==> flow/design.v <==
module  downsample(
        input                   sclk                    ,       
        input                   s_rst_n                 ,       
        input                   bin_data                ,       
        input                   bin_data_vld            ,       
        output  reg             down_data               ,       
        output  reg             down_data_vld                  
);
localparam      CNT_END         =       'd112                   ; 
reg     [ 6:0]                  col_cnt                         ;       
reg     [ 6:0]                  row_cnt                         ;       
always  @(posedge sclk or negedge s_rst_n) begin
        if(s_rst_n == 1'b0)
                col_cnt <=      'd0;
        else if(col_cnt == (CNT_END-1) && bin_data_vld == 1'b1)
                col_cnt <=      'd0;
        else if(bin_data_vld == 1'b1)
                col_cnt <=      col_cnt + 1'b1;
end
always  @(posedge sclk or negedge s_rst_n) begin
        if(s_rst_n == 1'b0)
                row_cnt <=      'd0;
        else if(row_cnt == (CNT_END-1) && col_cnt == (CNT_END-1) && bin_data_vld == 1'b1)
                row_cnt <=      'd0;
        else if(col_cnt == (CNT_END-1) && bin_data_vld == 1'b1)
                row_cnt <=      row_cnt + 1'b1;
end
always  @(posedge sclk or negedge s_rst_n) begin
        if(s_rst_n == 1'b0)
                down_data       <=      1'b0;
        else if(row_cnt[1:0] == 'd0 && col_cnt[1:0] == 'd0 && bin_data_vld == 1'b1)
                down_data       <=      bin_data;
        else
                down_data       <=      1'b0;
end
always  @(posedge sclk or negedge s_rst_n) begin
        if(s_rst_n == 1'b0)
                down_data_vld   <=      1'b0;
        else if(row_cnt[1:0] == 'd0 && col_cnt[1:0] == 'd0 && bin_data_vld == 1'b1)
                down_data_vld   <=      1'b1;
        else
                down_data_vld   <=      1'b0;
end
endmodule
**Step by step through the tools: downsample**

Tool output for the design above, in the order of the flow.
Lines are those of the file above, counted from 1.
Cell names lack the library's common part.
A cell with n/a has no value.

- Design top: downsample
- Clock port: sclk
- Cell library: sky130hd
- Corner: tt_025C_1v80

**Elaborated design**

Source: Yosys, flattened and elaborated, memories not mapped. Widths are those after wreduce. Registers that Yosys merges into a memory's read port (data or address) are not register bits. Print and check cells do not count. Equal cells are merged and count once.

- Register bits after elaboration: 16
- Word-level cells: 23

- $add $sub $neg: 2
- Multiplexer cells: 6
- Reduce/logical cells: 9
- Eq/ne operators: 2

Operator list:

| operator | number |
|---|---|
| 2-to-1 mux 7 bit | 4 |
| adder 7 x 1 -> 7 bit with constant B | 2 |
| equality test 7 bit with constant B | 2 |
| logical AND 1 bit | 5 |
| zero test 2 bit | 2 |
| nonzero test 2 bit | 2 |
| 2-to-1 mux 1 bit | 2 |

**Longest topological paths**

Longest topological path by Yosys (ltp), each cell counted once; first at word level (registers and memories cut), then after technology mapping (sequential cells cut; the memories' decode and read muxes count).

- Depth after elaboration: 4
- ABC_AREA: 0
- Gate-level depth with buffers: 5

**Synthesis result**

The flow's flattened synthesis, as Yosys stat reports it; memories are mapped. The netlist is that of the ABC_AREA named above (0 if unset); the other value can give another one.
Totals and module areas in this step are rounded.

- Buffers: 2
- Cells in the netlist: 76
- Mapped area: 862 um2
- Area of sequential cells: 400 um2
- Mapped flip-flops: 16

Cells by type:

| cell | number | total area (um2) |
|---|---|---|
| dfrtp_1 | 16 | 400.384 |
| ha_1 | 4 | 50.048 |
| mux2_2 | 3 | 33.782 |
| mux2i_1 | 3 | 30.029 |
| o21ai_0 | 5 | 25.024 |
| inv_1 | 6 | 22.522 |
| nand4_4 | 1 | 21.27 |
| nand3b_4 | 1 | 20.019 |
| nand2_1 | 5 | 18.768 |
| o41ai_2 | 1 | 16.266 |
| xnor2_2 | 1 | 16.266 |
| nand3_1 | 3 | 15.014 |
| nor2b_1 | 2 | 12.512 |
| buf_6 | 1 | 11.261 |
| or3_4 | 1 | 11.261 |
| and4_2 | 1 | 10.01 |
| nor3_1 | 2 | 10.01 |
| a21o_2 | 1 | 8.758 |

Other cell types: 18; their cells: 19.

**Worst setup path after synthesis**

Source: OpenSTA report_checks on the synthesized netlist (no wires, ideal clock, input and output delay 20% of the period each), path of least setup slack; recovery checks are left aside. Register names are those of the netlist, which keeps one name where synthesis merged equal registers.

- Path kind: reg-to-reg
- Start: reg col_cnt[0]
- End: reg row_cnt[4]
- Slack: 97 ps
- Period: 1570 ps
- Arrival: 1349 ps
- Setup time: 125 ps
- Launch time at the first pin: 0 ps
- Stages on the path: 6
- Path delay: 1474 ps
- Synthesis period reached: 1473 ps

"path delay" = arrival - input delay + setup time.
"stages on the path": output pins that drive a net of the path, with the launching flip-flop's if there is one; two outputs of one cell count as two.
"synthesis period reached" is the clock period less the worst setup slack; recovery checks do not enter. This is arithmetic on one report: input and output delays are still those of the set period (20% each).
The rows between start and end are the longest chain of elaborated cells between them; the timing report does not say that the signal goes this way. Where chains are equally long, one stands for them.
Each line given opens the expression or statement behind the cell; cells for indexed reads and writes are added by Yosys, which also makes memories of some case tables.
At most two assigning lines are given for a register; there are more.

- Cells stage by stage: dfrtp_1 -> ha_1 -> nand4_4 -> buf_6 -> nor3_1 -> mux2_2
- Length of the longest elaborated chain: 4

RTL lines, path after synthesis:

| element | line | text |
|---|---|---|
| start, declared | 10 | `reg     [ 6:0]                  col_cnt                         ;` |
| start, assigned | 14 | `col_cnt <=      'd0;` |
| start, assigned | 18 | `col_cnt <=      col_cnt + 1'b1;` |
| equality test 7 bit | 25 | `else if(col_cnt == (CNT_END-1) && bin_data_vld == 1'b1)` |
| logical AND 1 bit | 25 |  |
| 2-to-1 mux 7 bit | 25 |  |
| 2-to-1 mux 7 bit | 23 | `else if(row_cnt == (CNT_END-1) && col_cnt == (CNT_END-1) && bin_data_vld == 1'b1)` |
| end, assigned | 22 | `row_cnt <=      'd0;` |
| end, assigned | 26 | `row_cnt <=      row_cnt + 1'b1;` |
| end, declared | 11 | `reg     [ 6:0]                  row_cnt                         ;` |

**Path in the finished layout**

Path of least setup slack in the final report of record 1 (OpenROAD, finished layout, wires in). Where an end is a register, its clock arrival counts in the times.
The report prints the path's times to 10 ps; the period is as set.

- Path kind: reg-to-reg
- Start: reg col_cnt[0]
- End: reg row_cnt[4]
- Stages on the path: 6
- Setup time: 110 ps
- Launch time at the first pin: 250 ps
- Arrival: 1790 ps
- Slack: 180 ps
- Period: 1830 ps

The rows between start and end are the longest chain of elaborated cells between them; the timing report does not say that the signal goes this way. Where chains are equally long, one stands for them.
At most two assigning lines are given for a register; there are more.

- Cells stage by stage: dfrtp_1 -> ha_1 -> nand4_4 -> buf_6 -> nor3_1 -> mux2_2
- Length of the longest elaborated chain: 4

RTL lines, path post-layout:

| element | line | text |
|---|---|---|
| start, declared | 10 | `reg     [ 6:0]                  col_cnt                         ;` |
| start, assigned | 14 | `col_cnt <=      'd0;` |
| start, assigned | 18 | `col_cnt <=      col_cnt + 1'b1;` |
| equality test 7 bit | 25 | `else if(col_cnt == (CNT_END-1) && bin_data_vld == 1'b1)` |
| logical AND 1 bit | 25 |  |
| 2-to-1 mux 7 bit | 25 |  |
| 2-to-1 mux 7 bit | 23 | `else if(row_cnt == (CNT_END-1) && col_cnt == (CNT_END-1) && bin_data_vld == 1'b1)` |
| end, assigned | 22 | `row_cnt <=      'd0;` |
| end, assigned | 26 | `row_cnt <=      row_cnt + 1'b1;` |
| end, declared | 11 | `reg     [ 6:0]                  row_cnt                         ;` |

Appendix: measured runs

Measured results for downsample: 2 stored runs of the Yosys and OpenROAD flow on sky130hd. The settings differ; the order carries no meaning. The constraints put input and output delay at 20% of the set period each and load the outputs with 0.01 pF.
By "power consumption" is meant OpenSTA's value without simulated activity: inputs other than the clock are taken to toggle once in ten clock periods, and the tool carries that through the logic.
Measured values are rounded.

### Record 1

Settings: `period_ns=1.83`, `CORE_UTILIZATION=23`, `PLACE_DENSITY_LB_ADDON=0.0`, `CORE_MARGIN=3`, `CELL_PAD_IN_SITES_DETAIL_PLACEMENT=2`, `GPL_TIMING_DRIVEN=0`, `SLEW_MARGIN=20`, `CAP_MARGIN=20`

- Standard-cell area after routing: 1000 um2
- Worst setup slack after layout: 175 ps
- Cell area after synthesis: 862 um2
- Post-route utilization: 0.289
- Full die area: 4520 um2
- Power consumption: 0.909 mW

### Record 2

Settings: `period_ns=0.943`, `CORE_UTILIZATION=27`, `SETUP_SLACK_MARGIN=0.06`, `PLACE_DENSITY_LB_ADDON=0.26`, `CELL_PAD_IN_SITES_GLOBAL_PLACEMENT=3`, `TNS_END_PERCENT=5`, `CAP_MARGIN=40`, `MAX_ROUTING_LAYER=met5`, `CORE_MARGIN=2`, `SLEW_MARGIN=20`

- Standard-cell area after routing: 1270 um2
- Worst setup slack after layout: -516 ps
- Cell area after synthesis: 862 um2
- Post-route utilization: 0.417
- Full die area: 3660 um2
- Power consumption: 1.86 mW
